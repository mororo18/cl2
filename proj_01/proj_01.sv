==> flow/design.v <==
module proj_01 (input logic modo, input clk, reset, output logic A_green, A_yellow, A_red, output logic B_green, B_yellow, B_red);
    localparam [2:0] 
        g_r = 0,
        y_r = 1,
        r_g = 2,
        r_y = 3,
        y_y = 4,
        b_b = 5;
    localparam T4 = 4;
    localparam T1 = 1;
    localparam T3 = 3;
	reg [2:0] state, state_next;
	reg [2:0] t;
	always_comb begin
		state_next = state;
        case (state)
        g_r : begin if (modo == 0 && t > T4 - 1) begin state_next = y_r;
            end else if (modo == 1) state_next = y_y;
        end
        y_r : begin if (modo == 0 && t > T1 - 1) begin state_next = r_g;
            end else if (modo == 1) state_next = y_y;
        end
        r_g : begin if (modo == 0 && t > T3 - 1) begin state_next = r_y;
            end else if (modo == 1) state_next = y_y;
        end
        r_y : begin if (modo == 0 && t > T1 - 1) begin state_next = g_r;
            end else if (modo == 1) state_next = y_y;
        end
        y_y : begin if (modo == 1 && t > T1 - 1) begin state_next = b_b;
            end else if (modo == 0) state_next = g_r;
        end
        b_b : begin if (modo == 1 && t > T1 - 1) begin state_next = y_y;
            end else if (modo == 0) state_next = g_r;
        end
        endcase
	end
	always_ff @(posedge clk, posedge reset) begin
        if (reset) begin
            t <= 1;
        end
        else begin
            if (state != state_next)  
                t <= 1;
            else
                t <= t + 1;
        end
    end
	always_ff @(posedge clk, posedge reset) begin
		if (reset)
			state <= g_r;
		else begin
            state <= state_next; 
		end
	end
	always_comb begin
	A_green = 0;  B_green = 0;
	A_yellow = 0; B_yellow = 0;
	A_red = 0;    B_red = 0;
		case (state)
		g_r : begin 
			A_green = 1;
			B_red = 1; 
		end
		y_r : begin 
			A_yellow = 1;
			B_red = 1; 
		end
		r_g : begin 
			A_red = 1;
			B_green = 1;
		end
		r_y : begin 
			A_red = 1;
			B_yellow = 1;
		end
		y_y : begin 
			A_yellow = 1;	
            B_yellow = 1;
		end
		endcase
	end
endmodule 
---- Tool chain data of proj_01 ----
What the tools print for proj_01, step after step.
Line numbers count from 1 in the design file above.
Cell names lack the library's common part.
The mark -- stands for no value.
design
  top ..................................... proj_01
  clock port .............................. clk
  library ................................. sky130hd
  corner .................................. tt_025C_1v80

---- After elaboration ----
Source: Yosys, flattened and elaborated, memories not mapped. Widths are those after wreduce; folded enables and synchronous resets count as part of the registers. Registers that Yosys merges into a memory's read port (data or address) are not register bits. Print and check cells do not count. Equal cells are merged and count once.
storage and ports
  elaborated cells ........................ 38
  bits in registers ....................... 6
  input port bits ......................... 3
  output and inout bits ................... 6
operators by class
  bitwise operators ....................... 1
  equal/unequal tests ..................... 6
  muxes and demuxes ....................... 16
  magnitude comparators ................... 3
  reduce/logical cells .................... 9
  add/sub/neg operators ................... 1
operators with widths
  kind                                                    count
  two-way mux 3 bit                                       9
  case mux 3 bit (select 6 bit)                           1
  OR reduction 2 bit                                      4
  greater-than comparator 3 x 2 -> 1 bit with constant B  2
  == test 3 x 2 -> 1 bit with constant B                  2
  == test 3 bit with constant B                           2
  two-way mux 1 bit                                       6
  logical AND 1 bit                                       4
  adder 3 x 1 -> 3 bit with constant B                    1
  greater-than comparator 3 x 1 -> 1 bit with constant B  1
  == test 3 x 1 -> 1 bit with constant B                  1
  inequality test 3 bit                                   1
  zero test 3 bit                                         1
  NOT 1 bit                                               1

---- Longest topological paths ----
Depth = most cells in a row (Yosys ltp): at word level without a register or memory, in the mapped netlist without a sequential cell, where the memories' decode and read muxes count.
logic depth
  word-level depth ........................ 6
  ABC_AREA ................................ 0
  mapped depth ............................ 5
  gate-level depth less buffers ........... 5

---- After synthesis ----
The flow's flattened synthesis, as Yosys stat reports it; memories are mapped. The netlist is that of the ABC_AREA named above (0 if unset); the other value can give another one.
mapped netlist
  buffer cells ............................ 3
  mapped cells ............................ 46
  sequential part of the area ............. 0.0001514 sq mm
  synthesis area .......................... 0.0004091 sq mm
  flip-flops .............................. 6
cells by type
  cell       count  area in all (sq um)
  dfrtp_1    5      125.12
  ha_1       3      37.536
  dfstp_2    1      26.275
  nor3_1     4      20.019
  inv_1      5      18.768
  nand2b_1   3      18.768
  o22ai_1    2      12.512
  buf_6      1      11.261
  nand4bb_1  1      11.261
  a21oi_1    2      10.01
  mux2i_1    1      10.01
  nand3_1    2      10.01
  a311oi_1   1      8.758
  and3b_1    1      8.758
  o31a_1     1      8.758
  xnor2_1    1      8.758
  a21boi_1   1      7.507
  a21o_1     1      7.507
Not listed: further types 8, cells in them 10.

---- Timing after synthesis ----
Path of least setup slack by OpenSTA after synthesis, without wires, with an ideal clock, recovery checks aside; 20% of the period is set as input and as output delay. Where synthesis merged equal registers, the netlist keeps one of their names.
path after synthesis
  kind .................................... flip-flop to flip-flop
  from .................................... register t[0]
  to ...................................... register state[0]
  arrival ................................. 1.530 ns
  time at the first pin ................... 0.000 ns
  delay of the path ....................... 1.629 ns
  driving pins on the path ................ 6
  period .................................. 2.4 ns
  data required time ...................... 2.301 ns
  path buffers ............................ 0
  path slack .............................. 0.771 ns
  setup time .............................. 0.099 ns
  period reached after synthesis .......... 1.629 ns
"delay of the path" is the arrival time less input delay plus setup time.
"driving pins on the path" counts driving pins, that of a launching flip-flop among them; a cell with two outputs on the path counts twice.
"period reached after synthesis" = period - worst setup slack (recovery checks aside). The figure is calculated, with input and output delays left at 20% of the set period.
The rows between start and end are the longest chain of elaborated cells between them; the timing report does not say that the signal goes this way. Where chains are equally long, one stands for them.
A line is the first line of the expression or statement that the cell stems from. Yosys adds cells for indexed reads and writes and turns some case tables into memories.
A register here has more assigning lines than the two given.
on the way, after synthesis
  path through ............................ dfstp_2 inv_1 ha_1 nor2b_1 or4_1 a311oi_1
  length of the longest elaborated chain .. 4
  elaborated cells between the ends (all ways) .. 14
  classes of those cells .................. compare (3); mux (7); reduce/logical (4)
RTL lines, path after synthesis
  element                                 line  RTL
  start, declared                         13    reg [2:0] t;
  start, assigned                         39    t <= 1;
  start, assigned                         45    t <= t + 1;
  greater-than comparator 3 x 1 -> 1 bit  32    b_b : begin if (modo == 1 && t > T1 - 1) begin state_next = y_y;
  logical AND 1 bit                       32
  two-way mux 3 bit                       32
  case mux 3 bit (select 6 bit)           16    case (state)
  end, assigned                           50    state <= g_r;
  end, assigned                           52    state <= state_next;
  end, declared                           12    reg [2:0] state, state_next;

---- Worst path after layout ----
From the final timing report of entry B: the path of least setup slack in the routed layout; clock arrival at registers is part of the times.
path after layout
  kind .................................... flip-flop to output port
  from .................................... register state[2]
  to ...................................... output A_yellow
  path buffers ............................ 1
  output delay ............................ 0.63 ns
  arrival ................................. 1.65 ns
  data required time ...................... 2.54 ns
  period .................................. 3.17 ns
  driving pins on the path ................ 4
  path slack .............................. 0.88 ns
  time at the first pin ................... 0.24 ns
The rows between start and end are the longest chain of elaborated cells between them; the timing report does not say that the signal goes this way. Where chains are equally long, one stands for them.
on the way, after layout
  path through ............................ dfrtp_1 nand2b_1 a21oi_1 clkdlybuf4s50_1
  length of the longest elaborated chain .. 3
  elaborated cells between the ends (all ways) .. 4
  classes of those cells .................. eq/ne (2); mux (1); reduce/logical (1)
RTL lines, path after layout
  element                 line  RTL
  start, declared         12    reg [2:0] state, state_next;
  start, assigned         50    state <= g_r;
  start, assigned         52    state <= state_next;
  == test 3 x 1 -> 1 bit  59    case (state)
  OR reduction 2 bit      --
  two-way mux 1 bit       59
  end, declared           1     module proj_01 (input logic modo, input clk, reset, output logic A_green, A_yellow, A_red, output logic B_gree ...

FLOW RESULTS
============

Module proj_01, platform sky130hd: 2 stored runs of the flow (Yosys, OpenROAD) with differing settings, in no particular order. Input and output delays are each 20% of the period that was set; the output load is 0.01 pF.
"achieved period": clock period set for the run, less the worst setup slack. It is reckoned from that one timing run; input and output delays stay at 20% of the period that was set.
"worst path time" = time allowed to the worst setup path (clock period - input delay - output delay, where it has them) - its slack; a late launch clock adds to it, a late capture clock takes from it.
"total power after layout" rests on the timing tool's default activity at the inputs, not on a simulated workload.

---- entry A ----
settings
  period_ns = 1.53
  CORE_UTILIZATION = 45
  PLACE_DENSITY = 0.93
  CORE_ASPECT_RATIO = 0.51
  CORE_MARGIN = 10
  CELL_PAD_IN_SITES_DETAIL_PLACEMENT = 2
  GPL_TIMING_DRIVEN = 1
  GPL_ROUTABILITY_DRIVEN = 0
  CTS_CLUSTER_SIZE = 21
  MIN_ROUTING_LAYER = met1
  CAP_MARGIN = 20
  SLEW_MARGIN = 20
results
  no final report: floorplanning broke off with PDN-0185

---- entry B ----
settings
  period_ns = 3.17
  CORE_UTILIZATION = 32
  SETUP_SLACK_MARGIN = 0.72
  PLACE_DENSITY_LB_ADDON = 0.18
  CORE_MARGIN = 5
  CELL_PAD_IN_SITES_DETAIL_PLACEMENT = 0
  TNS_END_PERCENT = 50
  ABC_AREA = 0
  GPL_ROUTABILITY_DRIVEN = 0
  CTS_CLUSTER_DIAMETER = 258
  CAP_MARGIN = 25
  SLEW_MARGIN = 20
results
  achieved period ......................... 2.286 ns
  smallest hold slack ..................... 0.571 ns
  final utilization ....................... 0.444
  total power after layout ................ 458.4 uW
  lowest setup slack ...................... 0.884 ns
  std-cell area (final layout) ............ 0.000513 sq mm
  worst path time ......................... 1.65 ns
  critical path kind ...................... flip-flop to output port
  die footprint ........................... 0.0020935 sq mm
  area of the synthesized netlist ......... 0.0004091 sq mm
  final setup TNS ......................... 0.000 ns
